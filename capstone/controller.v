==> flow/design.v <==
module controller (CLK, ST, SH, LD, D, C, REM, QUOT, REM_IN);
    input CLK, ST, C;
    input [4:0] REM_IN;
    reg [2:0] COUNT = 3'd0;
    output reg SH = 1'd0, LD = 1'd0, D = 1'd0;
    output reg [4:0] REM = 5'b00000;
    output reg [3:0] QUOT = 4'd0;
    reg [2:0] STATE = 3'd0;
    parameter[2:0] REST = 3'd0;  
    parameter[2:0] LOAD = 3'd1;
    parameter[2:0] SHIFT = 3'd2; 
    parameter[2:0] DONE = 3'd3; 
    parameter[2:0] SUB = 3'd4; 
    always@(posedge CLK)begin
        casex({STATE, ST, C, COUNT})
            {REST, 1'd1, 1'dX, 3'dX} : {STATE, SH, LD, D} = {LOAD, 1'd0, 1'd1, 1'd0};
            {LOAD, 1'dX, 1'dX, 3'dX} : {STATE, SH, LD, D} = {SHIFT, 1'd0, 1'd0, 1'd0};
            {SHIFT, 1'dX, 1'd1, 3'dX} : {STATE, SH, LD, D} = {SUB, 1'd0, 1'd0, 1'd0}; 
            {SUB, 1'dX, 1'd1, 3'd0} : begin {STATE, SH, LD, D} = {SHIFT, 1'd0, 1'd0, 1'd0}; QUOT[4] = 1'b1;end
            {SUB, 1'dX, 1'd1, 3'd1} : begin {STATE, SH, LD, D} = {SHIFT, 1'd0, 1'd0, 1'd0}; QUOT[3] = 1'b1;end
            {SUB, 1'dX, 1'd1, 3'd2} : begin {STATE, SH, LD, D} = {SHIFT, 1'd0, 1'd0, 1'd0}; QUOT[2] = 1'b1;end
            {SUB, 1'dX, 1'd1, 3'd3} : begin {STATE, SH, LD, D} = {SHIFT, 1'd0, 1'd0, 1'd0}; QUOT[1] = 1'b1;end
            {SUB, 1'dX, 1'd1, 3'd4} : begin {STATE, SH, LD, D} = {SHIFT, 1'd0, 1'd0, 1'd0}; QUOT[0] = 1'b1;end
            {SUB, 1'dX, 1'd0, 3'dX} : begin {STATE, SH, LD, D} = {SHIFT, 1'd1, 1'd0, 1'd0}; end
            {SHIFT, 1'dX, 1'd0, 3'd0} : begin {STATE, SH, LD, D} = {SUB, 1'd0, 1'd0, 1'd0}; COUNT = COUNT + 1'd1;end
            {SHIFT, 1'dX, 1'd0, 3'd1} : begin {STATE, SH, LD, D} = {SUB, 1'd0, 1'd0, 1'd0}; COUNT = COUNT + 1'd1;end
            {SHIFT, 1'dX, 1'd0, 3'd2} : begin {STATE, SH, LD, D} = {SUB, 1'd0, 1'd0, 1'd0}; COUNT = COUNT + 1'd1;end    
            {SHIFT, 1'dX, 1'd0, 3'd3} : begin {STATE, SH, LD, D} = {SUB, 1'd0, 1'd0, 1'd0}; COUNT = COUNT + 1'd1;end
            {SHIFT, 1'dX, 1'd0, 3'd4} : begin {STATE, SH, LD, D} = {SUB, 1'd0, 1'd0, 1'd0}; COUNT = COUNT + 1'd1;end
            {SHIFT, 1'dX, 1'd0, 3'd5} : begin {STATE, SH, LD, D} = {DONE, 1'd0, 1'd0, 1'd1}; end
            {DONE,  1'dX, 1'dX, 3'dX} : begin {STATE, SH, LD, D} = {REST, 1'd0, 1'd0, 1'd0}; REM <= 5'd0; QUOT <= 5'd0; COUNT <= 3'd0;end 
            default : {STATE, SH, LD, D} = {REST, 1'd0, 1'd0, 1'd0};
        endcase
        if (REM_IN > 0) begin REM <= REM_IN; end
    end
endmodule
Tool chain data of controller
The steps from the RTL of controller to its reports follow in flow order.
Lines are those of the file above, counted from 1.
Operators: Yosys type, input widths -> output width; for muxes data width and select width s.
Cell names lack the library's common part.
{"block": "inputs", "top": "controller", "clk_port": "CLK", "library": "sky130hd", "pvt_corner": "tt_025C_1v80"}

Word-level counts
Yosys after proc, flatten, opt, wreduce and memory -nomap, before mapping. Memory bits, and registers merged into a memory's read port (data or address), are not among the register bits. Print and check cells are not counted. Equal cells are merged and count once.
{"block": "word_totals", "regBits": 18, "out_inout_bits": 12}
{"block": "classes", "addsub": 1, "cmp": 1, "equal": 16, "muxes": 8, "reduce_and_logical": 9}
{"block": "op_table", "op": "$eq 7x6->1 const B", "n": 6}
{"block": "op_table", "op": "$eq 7x7->1 const B", "n": 5}
{"block": "op_table", "op": "$pmux 6 s5", "n": 1}
{"block": "op_table", "op": "$reduce_bool 2->1", "n": 6}
{"block": "op_table", "op": "$reduce_or 6->1", "n": 2}
{"block": "op_table", "op": "$mux 5", "n": 2}
{"block": "op_table", "op": "$pmux 1 s2", "n": 4}
{"block": "op_table", "op": "$pmux 3 s2", "n": 1}
{"block": "op_table", "op": "$gt 5x1->1 const B", "n": 1}
{"block": "op_table", "op": "$reduce_or 5->1", "n": 1}
{"block": "op_table", "op": "$eq 4x1->1 const B", "n": 1}
{"block": "op_table", "op": "$eq 4x3->1 const B", "n": 1}
{"block": "op_table", "op": "$eq 4x4->1 const B", "n": 1}
{"block": "op_table", "op": "$add 3x1->3 const B", "n": 1}
{"block": "op_table", "op": "$eq 3x1->1 const B", "n": 1}
{"block": "op_table", "op": "$eq 3x2->1 const B", "n": 1}

Depth
Longest topological path by Yosys (ltp), each cell counted once; first at word level (registers and memories cut), then after technology mapping (sequential cells cut; the memories' decode and read muxes count).
{"block": "depth", "ltp_word": 3, "abc_area": 0, "depth_mapped": 5, "ltp_nobuf": 5}

Netlist
Source: synth_stat.txt of the flow (Yosys; design flattened, memories mapped). It holds for the ABC_AREA given above (unset counts as 0); a run with the other value may have another netlist.
Totals and module areas in this step are rounded.
{"block": "types", "cell": "edfxtp_1", "n": 12, "area_total_um2": 360.346}
{"block": "types", "cell": "dfxtp_1", "n": 6, "area_total_um2": 120.115}
{"block": "types", "cell": "ha_1", "n": 4, "area_total_um2": 50.048}
{"block": "types", "cell": "inv_1", "n": 8, "area_total_um2": 30.029}
{"block": "types", "cell": "a21o_1", "n": 3, "area_total_um2": 22.522}
{"block": "types", "cell": "clkbuf_1", "n": 5, "area_total_um2": 18.768}
{"block": "types", "cell": "nor2_1", "n": 5, "area_total_um2": 18.768}
{"block": "types", "cell": "nand2b_4", "n": 1, "area_total_um2": 13.763}
{"block": "types", "cell": "nor2b_1", "n": 2, "area_total_um2": 12.512}
{"block": "types", "cell": "nand4bb_1", "n": 1, "area_total_um2": 11.261}
{"block": "types", "cell": "or4_4", "n": 1, "area_total_um2": 11.261}
{"block": "types", "cell": "a21bo_2", "n": 1, "area_total_um2": 10.01}
{"block": "types", "cell": "a21oi_1", "n": 2, "area_total_um2": 10.01}
{"block": "types", "cell": "o221ai_1", "n": 1, "area_total_um2": 8.758}
{"block": "types", "cell": "o41ai_1", "n": 1, "area_total_um2": 8.758}
{"block": "types", "cell": "xnor2_1", "n": 1, "area_total_um2": 8.758}
{"block": "types", "cell": "a211oi_1", "n": 1, "area_total_um2": 7.507}
{"block": "types", "cell": "nand2_1", "n": 2, "area_total_um2": 7.507}
Not listed: further types 10, cells in them 10.
{"block": "mapped", "stdcells": 67, "synth_area_um2": 792, "flip_flops": 18, "buf_cells": 5}

Path before layout
Source: OpenSTA report_checks on the synthesized netlist (no wires, ideal clock, input and output delay 20% of the period each), path of least setup slack; recovery checks are left aside. Register names are those of the netlist, which keeps one name where synthesis merged equal registers.
{"block": "synth_path", "kind": "register -> register", "start": "register COUNT[0]", "end": "register COUNT[0]", "clock_period_ns": 1.84, "launch_ns": 0.000, "arrival_ns": 1.331, "slack_ns": 0.244, "path_delay_ns": 1.597, "stages": 5, "n_path_buf": 0, "period_less_setup_slack_ns": 1.596}
"path_delay_ns" is the arrival time less input delay plus setup time.
"stages": output pins that drive a net of the path, with the launching flip-flop's if there is one; two outputs of one cell count as two.
"period_less_setup_slack_ns" is the clock period less the worst setup slack; recovery checks do not enter. This is arithmetic on one report: input and output delays are still those of the set period (20% each).
Between the ends stands the longest chain of elaborated cells between them, by number of cells; it is not shown to be the way that was timed. Of several equally long chains one is given.
Each line given opens the expression or statement behind the cell; cells for indexed reads and writes are added by Yosys, which also makes memories of some case tables.
A register here has more assigning lines than the two given.
Only ways into the end's enable, where the timed path ends, are counted here.
{"block": "synth_via", "cell_sequence": "edfxtp_1 ha_1 or3_1 a21oi_1 o31ai_1", "elab_chain_len": 3}
{"block": "synth_rtl", "element": "start, declared", "line_no": 4, "rtl": "reg [2:0] COUNT = 3'd0;"}
{"block": "synth_rtl", "element": "start, assigned", "line_no": 25, "rtl": "{SHIFT, 1'dX, 1'd0, 3'd0} : begin {STATE, SH, LD, D} = {SUB, 1'd0, 1'd0, 1'd0}; COUNT = COUNT + 1'd1;end"}
{"block": "synth_rtl", "element": "start, assigned", "line_no": 26, "rtl": "{SHIFT, 1'dX, 1'd0, 3'd1} : begin {STATE, SH, LD, D} = {SUB, 1'd0, 1'd0, 1'd0}; COUNT = COUNT + 1'd1;end"}
{"block": "synth_rtl", "element": "$eq 7x6->1", "line_no": 15, "rtl": "casex({STATE, ST, C, COUNT})"}
{"block": "synth_rtl", "element": "$reduce_or 5->1"}
{"block": "synth_rtl", "element": "$reduce_bool 2->1"}
{"block": "synth_rtl", "element": "end, assigned", "line_no": 25}
{"block": "synth_rtl", "element": "end, assigned", "line_no": 26}
{"block": "synth_rtl", "element": "end, declared", "line_no": 4}

Worst path after layout
Path of least setup slack in the final report of run 1 (OpenROAD, finished layout, wires in). Where an end is a register, its clock arrival counts in the times.
{"block": "layout_path", "kind": "register -> register", "start": "register COUNT[0]", "end": "register COUNT[0]", "clock_period_ns": 2.72, "launch_ns": 0.30, "arrival_ns": 1.89, "slack_ns": 0.88, "stages": 5, "n_path_buf": 0}
Between the ends stands the longest chain of elaborated cells between them, by number of cells; it is not shown to be the way that was timed. Of several equally long chains one is given.
A register here has more assigning lines than the two given.
Only ways into the end's enable, where the timed path ends, are counted here.
{"block": "layout_via", "cell_sequence": "edfxtp_1 ha_1 or3_1 a21oi_1 o31ai_1", "elab_chain_len": 3}
{"block": "layout_rtl", "element": "start, declared", "line_no": 4, "rtl": "reg [2:0] COUNT = 3'd0;"}
{"block": "layout_rtl", "element": "start, assigned", "line_no": 25, "rtl": "{SHIFT, 1'dX, 1'd0, 3'd0} : begin {STATE, SH, LD, D} = {SUB, 1'd0, 1'd0, 1'd0}; COUNT = COUNT + 1'd1;end"}
{"block": "layout_rtl", "element": "start, assigned", "line_no": 26, "rtl": "{SHIFT, 1'dX, 1'd0, 3'd1} : begin {STATE, SH, LD, D} = {SUB, 1'd0, 1'd0, 1'd0}; COUNT = COUNT + 1'd1;end"}
{"block": "layout_rtl", "element": "$eq 7x6->1", "line_no": 15, "rtl": "casex({STATE, ST, C, COUNT})"}
{"block": "layout_rtl", "element": "$reduce_or 5->1"}
{"block": "layout_rtl", "element": "$reduce_bool 2->1"}
{"block": "layout_rtl", "element": "end, assigned", "line_no": 25}
{"block": "layout_rtl", "element": "end, assigned", "line_no": 26}
{"block": "layout_rtl", "element": "end, declared", "line_no": 4}

--- measured runs ---
Record of 2 stored runs of the RTL-to-layout flow on controller, platform sky130hd. The runs are unordered. Constraints: input delay and output delay 20% of the set period each, output load 0.01 pF.
"timing.achieved_period_ns" means the clock period less the worst setup slack. The figure is calculated, with input and output delays left at 20% of the set period.
"timing.worst_path_ns" is the time allowed to the run's worst setup path (the clock period less input and output delay, where it has them) less its slack. Clock arrival times count: a late capture clock shortens it, a late launch clock lengthens it.
"design_power_uw" rests on the timing tool's default activity at the inputs, not on a simulated workload.
The results are shown rounded.

{"run": "run 1", "settings": { "period_ns": 2.72, "CORE_UTILIZATION": 32, "SETUP_SLACK_MARGIN": 0.27, "PLACE_DENSITY_LB_ADDON": 0.24, "CORE_ASPECT_RATIO": 1.51, "CORE_MARGIN": 9, "CELL_PAD_IN_SITES_DETAIL_PLACEMENT": 2, "CTS_CLUSTER_SIZE": 31, "CTS_CLUSTER_DIAMETER": 361, "MIN_ROUTING_LAYER": "met2", "MAX_ROUTING_LAYER": "met4", "CAP_MARGIN": 20, "SLEW_MARGIN": 20 }, "results": { "ys_area_um2": 792, "die_area_um2": 4630, "layout_stdcell_area_um2": 1020, "finish.utilization_pct": 44.6, "setup_ws_ns": 0.881, "total_negative_slack_ns": 0.000, "hold_ws_ns": 0.559, "design_power_uw": 742, "timing.achieved_period_ns": 1.839, "timing.worst_path_ns": 1.84, "critical_path_kind": "register -> register" }}
{"run": "run 2", "settings": { "period_ns": 1.62, "SETUP_SLACK_MARGIN": 0.15, "CAP_MARGIN": 20, "CORE_MARGIN": 2, "CORE_UTILIZATION": 40, "SLEW_MARGIN": 20 }, "results": { "ys_area_um2": 792, "die_area_um2": 2350, "layout_stdcell_area_um2": 1100, "finish.utilization_pct": 57.4, "setup_ws_ns": 0.048, "total_negative_slack_ns": 0.000, "hold_ws_ns": 0.568, "design_power_uw": 1310, "timing.achieved_period_ns": 1.572, "timing.worst_path_ns": 1.57, "critical_path_kind": "register -> register" }}
--- end ---
