==> flow/design.v <==
module dividend(CLK, SH, LD, PIN, POUT, SIN, REM, C);
    input CLK, SH, LD, C;
    input [4:0] SIN;
    input [8:0] PIN;
    output reg [4:0] REM = 5'b00000;
    output[4:0] POUT;
    reg[8:0] Q = 9'b000000000;
    always@(negedge CLK)begin
        if (SH == 1) begin
            Q[8] <= Q[7];
            Q[7] <= Q[6];
            Q[6] <= Q[5];
            Q[5] <= Q[4];
            Q[4] <= Q[3];
            Q[3] <= Q[2];
            Q[2] <= Q[1];
            Q[1] <= Q[0];
            Q[0] <= 1'd0;
        end else if (LD == 1) begin
            Q <= PIN;
        end else if (C == 1) begin
            Q[8:4] <= SIN;
            REM <= POUT;
        end
    end
    assign POUT = Q[8:4];
endmodule
# Reports on dividend
# What the tools print for dividend, step after step.
# Line numbers count from 1 in the design file above.
# Operators: Yosys type, input widths -> output width; for muxes data width and select width s.
inputs:
  top_module: "dividend"
  clk_port: "CLK"
  cell_library: "sky130hd"
  pvt_corner: "tt_025C_1v80"

# Word-level counts
# Counts by Yosys on the flattened word-level netlist (proc, flatten, opt, wreduce; memories kept). Register bits leave out memories and registers merged into their read ports (data or address). Print and check cells are left out. Cells with the same type and inputs are merged into one.
bits:
  inputBits: 18
  register_bits: 14
  ram_bits: 0
  output_inout_bits: 10
  rom_bits: 0
  latch_bits: 0
  wordCells: 30
  clocked_rd_ports_x_width: 0
  memories: 0
classes:
  addsub: 0
  logic: 2
  n_mul: 0
  n_div: 0
  n_mux: 21
  reduce_and_logical: 3
  eq_ne: 0
  cmp: 0
  shifts: 0
op_table:
  columns: ["cell", "count"]
  rows:
  - ["$mux 1", 21]
  - ["$reduce_and 3->1", 1]
  - ["$reduce_bool 3->1", 1]
  - ["$not 1->1", 2]
  - ["$reduce_bool 2->1", 1]

# Depth
# Longest topological path by Yosys (ltp), each cell counted once; first at word level (registers and memories cut), then after technology mapping (sequential cells cut; the memories' decode and read muxes count).
depth:
  word_depth: 3
  ABC_AREA: 0
  depth_mapped: 4

# After synthesis
# Source: synth_stat.txt of the flow (Yosys; design flattened, memories mapped). It holds for the ABC_AREA given above (unset counts as 0); a run with the other value may have another netlist.
synth_totals:
  n_buf: 8
  ff_cells: 14
  cell_count: 47
  area_um2: 640.6
  seq_area_um2: 410.4
by_type:
  columns: ["cell_type", "count", "area_total_um2"]
  rows:
  - ["sky130_fd_sc_hd__edfxtp_1", 13, 390.374]
  - ["sky130_fd_sc_hd__mux2i_1", 6, 60.058]
  - ["sky130_fd_sc_hd__buf_4", 5, 37.536]
  - ["sky130_fd_sc_hd__mux2_2", 3, 33.782]
  - ["sky130_fd_sc_hd__o21ai_0", 5, 25.024]
  - ["sky130_fd_sc_hd__buf_6", 2, 22.522]
  - ["sky130_fd_sc_hd__dfxtp_1", 1, 20.019]
  - ["sky130_fd_sc_hd__nand2_1", 5, 18.768]
  - ["sky130_fd_sc_hd__inv_1", 2, 7.507]
  - ["sky130_fd_sc_hd__nor2_1", 2, 7.507]
  - ["sky130_fd_sc_hd__or2_1", 1, 6.256]
  - ["sky130_fd_sc_hd__or3_1", 1, 6.256]
  - ["sky130_fd_sc_hd__buf_2", 1, 5.005]

# Below are 2 stored runs of the flow (Yosys, OpenROAD; platform sky130hd) on dividend, each with its settings and what was measured, unordered. Constraints: input delay and output delay 20% of the set period each, output load 0.01 pF.
# "power.total_mw": no workload was simulated; the value follows from the tool's default switching activity.
runs:
  - name: "job 1"
    settings:
      period_ns: 2.07
      CORE_UTILIZATION: 64
      SETUP_SLACK_MARGIN: 0.42
      CORE_MARGIN: 5
      CELL_PAD_IN_SITES_GLOBAL_PLACEMENT: 2
      TNS_END_PERCENT: 5
      GPL_ROUTABILITY_DRIVEN: 1
      CTS_CLUSTER_DIAMETER: 219
      CAP_MARGIN: 0
      SLEW_MARGIN: 20
    outcome: "incomplete, placement halted on GPL-0301"
  - name: "job 2"
    settings:
      period_ns: 3.63
      CAP_MARGIN: 20
      CORE_MARGIN: 2
      CORE_UTILIZATION: 40
      SLEW_MARGIN: 20
    results:
      fin_ws_ns: 0.057
      tns_setup_ns: 0.000
      fin_util_pct: 65.3
      die_um2: 1937.8
      holdWs_ns: 0.446
      finalCellArea_um2: 983.4
      yosys_chip_area_um2: 640.6
      power.total_mw: 0.4050
